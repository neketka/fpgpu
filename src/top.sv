==> flow/design.v <==
typedef bit [31:0] float32;
typedef struct packed {
    float32 x;
    float32 y;
    float32 z;
    float32 w;
} s_fvec4;
typedef struct packed {
    integer x;
    integer y;
} s_ivec2;
typedef struct packed {
    integer x;
    integer y;
    integer w;
    integer h;
} s_ibox;
typedef struct packed {
    s_fvec4 row0;
    s_fvec4 row1;
    s_fvec4 row2;
    s_fvec4 row3;
} s_fmat4;
typedef enum bit [1:0] {
    CULL_NONE, CULL_BACKFACE, CULL_FRONTFACE, CULL_FRONTBACK  
} e_culling_mode;
typedef enum bit [1:0] {
    ZTEST_NEVER, ZTEST_LESS, ZTEST_GREATER, ZTEST_ALWAYS
} e_ztest_mode;
typedef enum bit [1:0] {
    BLEND_NONE, BLEND_ALPHA, BLEND_ADD, BLEND_SUB
} e_blend_mode;
typedef struct packed {
    s_fvec4 position;
    s_fvec4 normal;
    s_fvec4 texcoord;
    s_fvec4 color;
} s_vertex_common;
typedef struct packed {
    s_fmat4 position_mat;
    s_fmat4 normal_mat;
    s_fmat4 texcoord_mat;
    s_fmat4 color_mat;
} s_vertex_transform_data;
typedef struct packed {
    integer v_first_addr;
    integer v_count;
    integer transform_addr;
    integer color_image_addr;
    integer depth_image_addr;
    s_ibox viewport;
    s_ibox scissor;
    e_culling_mode culling_mode;
    e_blend_mode blend_mode;
    e_ztest_mode ztest_mode;
} s_top_to_v_fetch;
typedef struct packed {
    s_vertex_common vertex;
    integer transform_addr;
    integer color_image_addr;
    integer depth_image_addr;
    s_ibox viewport;
    s_ibox scissor;
    e_culling_mode culling_mode;
    e_blend_mode blend_mode;
    e_ztest_mode ztest_mode;
} s_v_fetch_to_transform;
typedef struct packed {
    s_vertex_common v1;
    s_vertex_common v2;
    s_vertex_common v3;
    integer color_image_addr;
    integer depth_image_addr;
    s_ibox viewport;
    s_ibox scissor;
    e_blend_mode blend_mode;
    e_ztest_mode ztest_mode;
} s_transform_to_clipculling;
typedef struct packed {
    s_vertex_common v1;
    s_vertex_common v2;
    s_vertex_common v3;
    integer color_image_addr;
    integer depth_image_addr;
    s_ibox scissor;
    e_blend_mode blend_mode;
    e_ztest_mode ztest_mode;
} s_clipculling_to_screenspace;
typedef struct packed {
    s_vertex_common v1;
    s_vertex_common v2;
    s_vertex_common v3;
    integer color_image_addr;
    integer depth_image_addr;
    s_ibox scissor;
    e_blend_mode blend_mode;
    e_ztest_mode ztest_mode;
} s_screenspace_to_rasterizer;
typedef struct packed {
    s_vertex_common v_interp;
    s_ivec2 pixelcoord;
    integer color_image_addr;
    integer depth_image_addr;
    s_ibox scissor;
    e_blend_mode blend_mode;
    e_ztest_mode ztest_mode;
} s_rasterizer_to_depth_fetch;
typedef struct packed {
    s_vertex_common v_interp;
    s_ivec2 pixelcoord;
    float32 src_depth;
    integer color_image_addr;
    integer depth_image_addr;
    s_ibox scissor;
    e_blend_mode blend_mode;
    e_ztest_mode ztest_mode;
} s_depth_fetch_to_zscissor;
typedef struct packed {
    s_vertex_common v_interp;
    s_ivec2 pixelcoord;
    integer color_image_addr;
    integer depth_image_addr;
    e_blend_mode blend_mode;
} s_zscissor_to_shading;
typedef struct packed {
    s_fvec4 shaded_color;
    s_ivec2 pixelcoord;
    float32 new_depth;
    integer color_image_addr;
    integer depth_image_addr;
    e_blend_mode blend_mode;
} s_shading_to_image_fetch;
typedef struct packed {
    s_fvec4 src_color;
    s_fvec4 shaded_color;
    s_ivec2 pixelcoord;
    float32 new_depth;
    integer color_image_addr;
    integer depth_image_addr;
    e_blend_mode blend_mode;
} s_image_fetch_to_blending;
typedef struct packed {
    s_fvec4 final_color;
    s_ivec2 pixelcoord;
    float32 new_depth;
    integer color_image_addr;
    integer depth_image_addr;
} s_blending_to_write;
module alu
(
    input [31:0] val_a,
    input [31:0] val_b,
    input [2:0] op,
    output reg [31:0] result,
    output reg [2:0] nzp
);
    always_comb begin
        case (op)
            3'b000: result = val_a + val_b;
            3'b001: result = val_a - val_b;
            3'b010: result = val_a * val_b;
            3'b011: result = ~val_a;
            3'b100: result = val_a & val_b;
            3'b101: result = val_a | val_b;
            3'b110: result = val_a << val_b;
            3'b111: result = val_a >>> val_b;
        endcase
        if (result[31] == 1'b1)
            nzp = 3'b100;
        else if (result == 32'd0)
            nzp = 3'b010;
        else
            nzp = 3'b001;
    end
endmodule
module full_alu
(
    input [31:0] dest,
    input [127:0] arg,
    input [1:0] swizzle_mask,
    input [2:0] op,
    output [31:0] dest_out,
    output [2:0] nzp_out
);
    wire [31:0] result;
    integer arg_chosen;
    alu alu_inst(
        .val_a(arg_chosen),
        .val_b(dest),
        .op(op),
        .result(dest_out),
        .nzp(nzp_out)
    );
    always_comb begin
        case (swizzle_mask)
            2'b00: arg_chosen = arg[31:0];
            2'b01: arg_chosen = arg[63:32];
            2'b10: arg_chosen = arg[95:64];
            2'b11: arg_chosen = arg[127:96];
        endcase
    end
endmodule
module top
(
    input clk,
    input btn1,
    input btn2,
    output [5:0] led
);
    integer arg_0 = 0;
    integer arg_1 = 0;
    reg [2:0] op = 0;
    reg bt1_down = 0;
    reg bt2_down = 0;
    reg [3:0] bt1_downcount = 0;
    reg [3:0] bt2_downcount = 0;
    wire [31:0] result;
    wire [2:0] nzp;
    alu alu_inst(
        .val_a(arg_0),
        .val_b(arg_1),
        .result(result),
        .op(op),
        .nzp(nzp)
    );
    always @(posedge clk) begin
        arg_1 <= result;
        if (bt1_down) begin
            op <= 3'b000;
            arg_0 <= 32'd1;
        end else if (bt2_down) begin
            op <= 3'b001;
            arg_0 <= 32'd0;
        end else begin
            op <= 3'b000;
            arg_0 <= 32'd0;
        end
    end
    always @(posedge clk) begin
        if (btn1 && bt1_downcount == 0) begin
            bt1_downcount <= 4'd10;
            bt1_down <= 1'b1;
        end else if (btn1) begin
            bt1_downcount <= 4'd10;
            bt1_down <= 1'b0;
        end else if (!btn1 && bt1_downcount > 0) begin
            bt1_downcount <= bt1_downcount - 1;
            bt1_down <= 1'b0;
        end
        if (btn2 && bt2_downcount == 0) begin
            bt2_downcount <= 4'd10;
            bt2_down <= 1'b1;
        end else if (btn2) begin
            bt2_downcount <= 4'd10;
            bt2_down <= 1'b0;
        end else if (!btn2 && bt2_downcount > 0) begin
            bt2_downcount <= bt2_downcount - 1;
            bt2_down <= 1'b0;
        end
    end
    assign led = { ~result[5:0] }; 
endmodule
Reports on top
Tool output for the design above, in the order of the flow.
Line numbers count from 1 in the design file above.
Operators carry their Yosys type and port widths (W data, S select, Z words).
A cell with n/a has no value.
Set-up
  top: top
  clock: clk
  cell library: sky130hd
  corner: tt_025C_1v80

After elaboration
Yosys after proc, flatten, opt, wreduce and memory -nomap, before mapping. Memory bits, and registers merged into a memory's read port (data or address), are not among the register bits. Print and check cells are not counted. Equal cells are merged and count once.
Operators by class
  mux-type cells: 7
  reductions and logical operators: 13
  multiply operators: 1
  add/subtract/negate cells: 4
  magnitude comparators: 2
  shifts and indexed selects: 2
  bitwise operators: 4
  equal/unequal tests: 7
  divide/modulo/power cells: 0
Operators with widths (number)
  $pmux W32 S8: 1
  $add A1 B32 Y32: 1
  $sub A1 B32 Y32: 1
  $and A1 B32 Y32: 1
  $or A1 B32 Y32: 1
  $mul A1 B32 Y32: 1
  $shl A1 B32 Y32: 1
  $sshr A1 B32 Y32: 1
  $not A1 Y32: 1
  $eq A3 B3 Y1 const B: 4
  $sub A4 B1 Y4 const B: 2
  $gt A4 B1 Y1 const B: 2
  $logic_not A4 Y1: 2
  $eq A3 B2 Y1 const B: 2
  $not A6 Y6: 1
  $mux W1: 6
  $logic_and A1 B1 Y1: 4
  $reduce_bool A2 Y1: 2
  $reduce_or A2 Y1: 2
  $eq A3 B1 Y1 const B: 1
  $logic_not A3 Y1: 1
  $logic_not A1 Y1: 2
Storage and ports
  word-level cells: 47
  flip-flop bits (word level): 46
  bits in writable memories: 0
  latch bits: 0
  output and inout bits: 6
  input bits: 3
  bits in read-only memories: 0
  memories kept: 0
  word width x clocked read ports: 0

Logic depth
Yosys ltp: most cells in a row. Word level: on the elaborated netlist, between registers, memories and ports. Mapped: between sequential cells and ports; inverters and the memories' decode and read muxes count.
Logic depth
  depth after elaboration: 4
  ABC_AREA: 0
  mapped depth: 6
  mapped depth without buffers: 6

Synthesis result
Source: synth_stat.txt of the flow (Yosys; design flattened, memories mapped). It holds for the ABC_AREA given above (unset counts as 0); a run with the other value may have another netlist.
Synthesis totals
  cells in the netlist: 95
  buffer cells: 2
  sequential part of the area: 360.3 um^2
  cell area after synthesis: 928.4 um^2
  mapped flip-flops: 18
Cell types
  sky130_fd_sc_hd__dfxtp_1: number 18, total area 360.346 um^2
  sky130_fd_sc_hd__ha_1: number 7, total area 87.584 um^2
  sky130_fd_sc_hd__xnor2_1: number 7, total area 61.309 um^2
  sky130_fd_sc_hd__inv_1: number 11, total area 41.29 um^2
  sky130_fd_sc_hd__nor2_1: number 11, total area 41.29 um^2
  sky130_fd_sc_hd__xor2_1: number 4, total area 35.034 um^2
  sky130_fd_sc_hd__mux2i_1: number 3, total area 30.029 um^2
  sky130_fd_sc_hd__a211oi_4: number 1, total area 20.019 um^2
  sky130_fd_sc_hd__nand2b_1: number 3, total area 18.768 um^2
  sky130_fd_sc_hd__or2_2: number 3, total area 18.768 um^2
  sky130_fd_sc_hd__a211o_1: number 2, total area 17.517 um^2
  sky130_fd_sc_hd__and4bb_4: number 1, total area 16.266 um^2
  sky130_fd_sc_hd__xor2_2: number 1, total area 16.266 um^2
  sky130_fd_sc_hd__nor3_1: number 3, total area 15.014 um^2
  sky130_fd_sc_hd__o21a_1: number 2, total area 15.014 um^2
  sky130_fd_sc_hd__and4bb_2: number 1, total area 12.512 um^2
  sky130_fd_sc_hd__or3_1: number 2, total area 12.512 um^2
  sky130_fd_sc_hd__buf_6: number 1, total area 11.261 um^2
Other cell types: 12; their cells: 14.
By module: a second synthesis without flattening, with its own total; a netlist apart from the flattened one above.
Second synthesis, totals
  cells (unflattened synthesis): 2983
  area (unflattened synthesis): 24766.3 um^2
Rows give one instance, submodules left out.
By module
  alu: cells 2895, instances 1, area 23590.1 um^2, sequential area 0.0 um^2
  top: cells 88, instances 1, area 1176.1 um^2, sequential area 880.8 um^2

Worst setup path after synthesis
OpenSTA on the mapped netlist: ideal clock, no wires. The path of least setup slack (recovery checks aside). Input and output delay are each 20% of the period. Register names are those of the netlist, which keeps one name where synthesis merged equal registers.
Timing post-synthesis
  path type: register to output
  from: reg arg_1[0]
  to: out led[5]
  clock period: 2.04 ns
  setup slack: -0.022 ns
  arrival time: 1.654 ns
  path delay: 1.654 ns
  launch time at the first pin: 0.000 ns
  stages on the path: 7
  required time: 1.632 ns
  output delay: 0.408 ns
  path buffers: 0
  synthesis period reached: 2.062 ns
"path delay" is the arrival time less input delay plus setup time.
At an output port there is no setup time.
"stages on the path": output pins that drive a net of the path, with the launching flip-flop's if there is one; two outputs of one cell count as two.
"synthesis period reached" is the clock period less the worst setup slack; recovery checks do not enter. This is arithmetic on one report: input and output delays are still those of the set period (20% each).
On the way, post-synthesis
  cells stage by stage: sky130_fd_sc_hd__dfxtp_1 -> sky130_fd_sc_hd__inv_1 -> sky130_fd_sc_hd__ha_1 -> sky130_fd_sc_hd__or3b_4 -> sky130_fd_sc_hd__a211oi_4 -> sky130_fd_sc_hd__and4bb_4 -> sky130_fd_sc_hd__xnor2_1
Ends and longest elaborated chain, post-synthesis
  from (decl): line 211  | integer arg_1 = 0;
  from (assign): line 227  | arg_1 <= result;
  to (decl): line 208  | output [5:0] led
Chain of elaborated cells between the ends: none given.

Worst path after layout
Path of least setup slack in the final report of run A (OpenROAD, finished layout, wires in). Where an end is a register, its clock arrival counts in the times.
Timing after layout
  path type: register to output
  from: reg arg_1[1]
  to: out led[5]
  required time: 1.54 ns
  setup slack: -0.48 ns
  output delay: 0.38 ns
  clock period: 1.92 ns
  path buffers: 2
  stages on the path: 7
  launch time at the first pin: 0.28 ns
  arrival time: 2.02 ns
On the way, after layout
  cells stage by stage: sky130_fd_sc_hd__dfxtp_2 -> sky130_fd_sc_hd__buf_4 -> sky130_fd_sc_hd__or4b_1 -> sky130_fd_sc_hd__o211a_1 -> sky130_fd_sc_hd__and4bb_4 -> sky130_fd_sc_hd__xnor2_2 -> sky130_fd_sc_hd__buf_2
Ends and longest elaborated chain, after layout
  from (decl): line 211  | integer arg_1 = 0;
  from (assign): line 227  | arg_1 <= result;
  to (decl): line 208  | output [5:0] led
Chain of elaborated cells between the ends: none given.

Design top on sky130hd. What follows are 2 stored runs of the flow, each under its own settings; their order means nothing. The constraints put input and output delay at 20% of the set period each and load the outputs with 0.01 pF.
"achieved clock period (ns)" = clock period - worst setup slack. The figure is calculated, with input and output delays left at 20% of the set period.
"worst setup path time (ns)" is the time allowed to the run's worst setup path (the clock period less input and output delay, where it has them) less its slack. Clock arrival times count: a late capture clock shortens it, a late launch clock lengthens it.
By "finish__power__total" is meant OpenSTA's value without simulated activity: inputs other than the clock are taken to toggle once in ten clock periods, and the tool carries that through the logic.

settings of run A
{
  "period_ns": 1.92,
  "CORE_UTILIZATION": 53,
  "SETUP_SLACK_MARGIN": 0.08,
  "PLACE_DENSITY": 0.76,
  "ABC_AREA": 0,
  "GPL_ROUTABILITY_DRIVEN": 0,
  "CTS_CLUSTER_SIZE": 37,
  "SLEW_MARGIN": 30,
  "MIN_ROUTING_LAYER": "met2",
  "CAP_MARGIN": 20,
  "CORE_MARGIN": 2
}
report of run A
yosys chip area after synthesis (um^2): 928.4
finish__design__die__area: 2102.7
finish__design__instance__area__stdcell: 1276.2
finish__design__instance__utilization: 0.7556
finish__timing__setup__ws: -0.480
finish__timing__setup__tns: -1.454
finish__power__total: 2.597e-03
achieved clock period (ns): 2.400
worst setup path time (ns): 2.02
worst setup path kind: register to output

settings of run B
{
  "period_ns": 1.73,
  "CORE_UTILIZATION": 38,
  "SETUP_SLACK_MARGIN": 0.44,
  "PLACE_DENSITY_LB_ADDON": 0.21,
  "CORE_ASPECT_RATIO": 1.65,
  "CELL_PAD_IN_SITES_GLOBAL_PLACEMENT": 0,
  "CELL_PAD_IN_SITES_DETAIL_PLACEMENT": 0,
  "GPL_TIMING_DRIVEN": 1,
  "CTS_CLUSTER_DIAMETER": 105,
  "CAP_MARGIN": 30,
  "SLEW_MARGIN": 10,
  "MIN_ROUTING_LAYER": "met2",
  "MAX_ROUTING_LAYER": "met5",
  "CORE_MARGIN": 2
}
report of run B
yosys chip area after synthesis (um^2): 928.4
finish__design__die__area: 2867.0
finish__design__instance__area__stdcell: 1436.4
finish__design__instance__utilization: 0.6014
finish__timing__setup__ws: -0.523
finish__timing__setup__tns: -1.766
finish__power__total: 3.303e-03
achieved clock period (ns): 2.253
worst setup path time (ns): 1.91
worst setup path kind: register to output
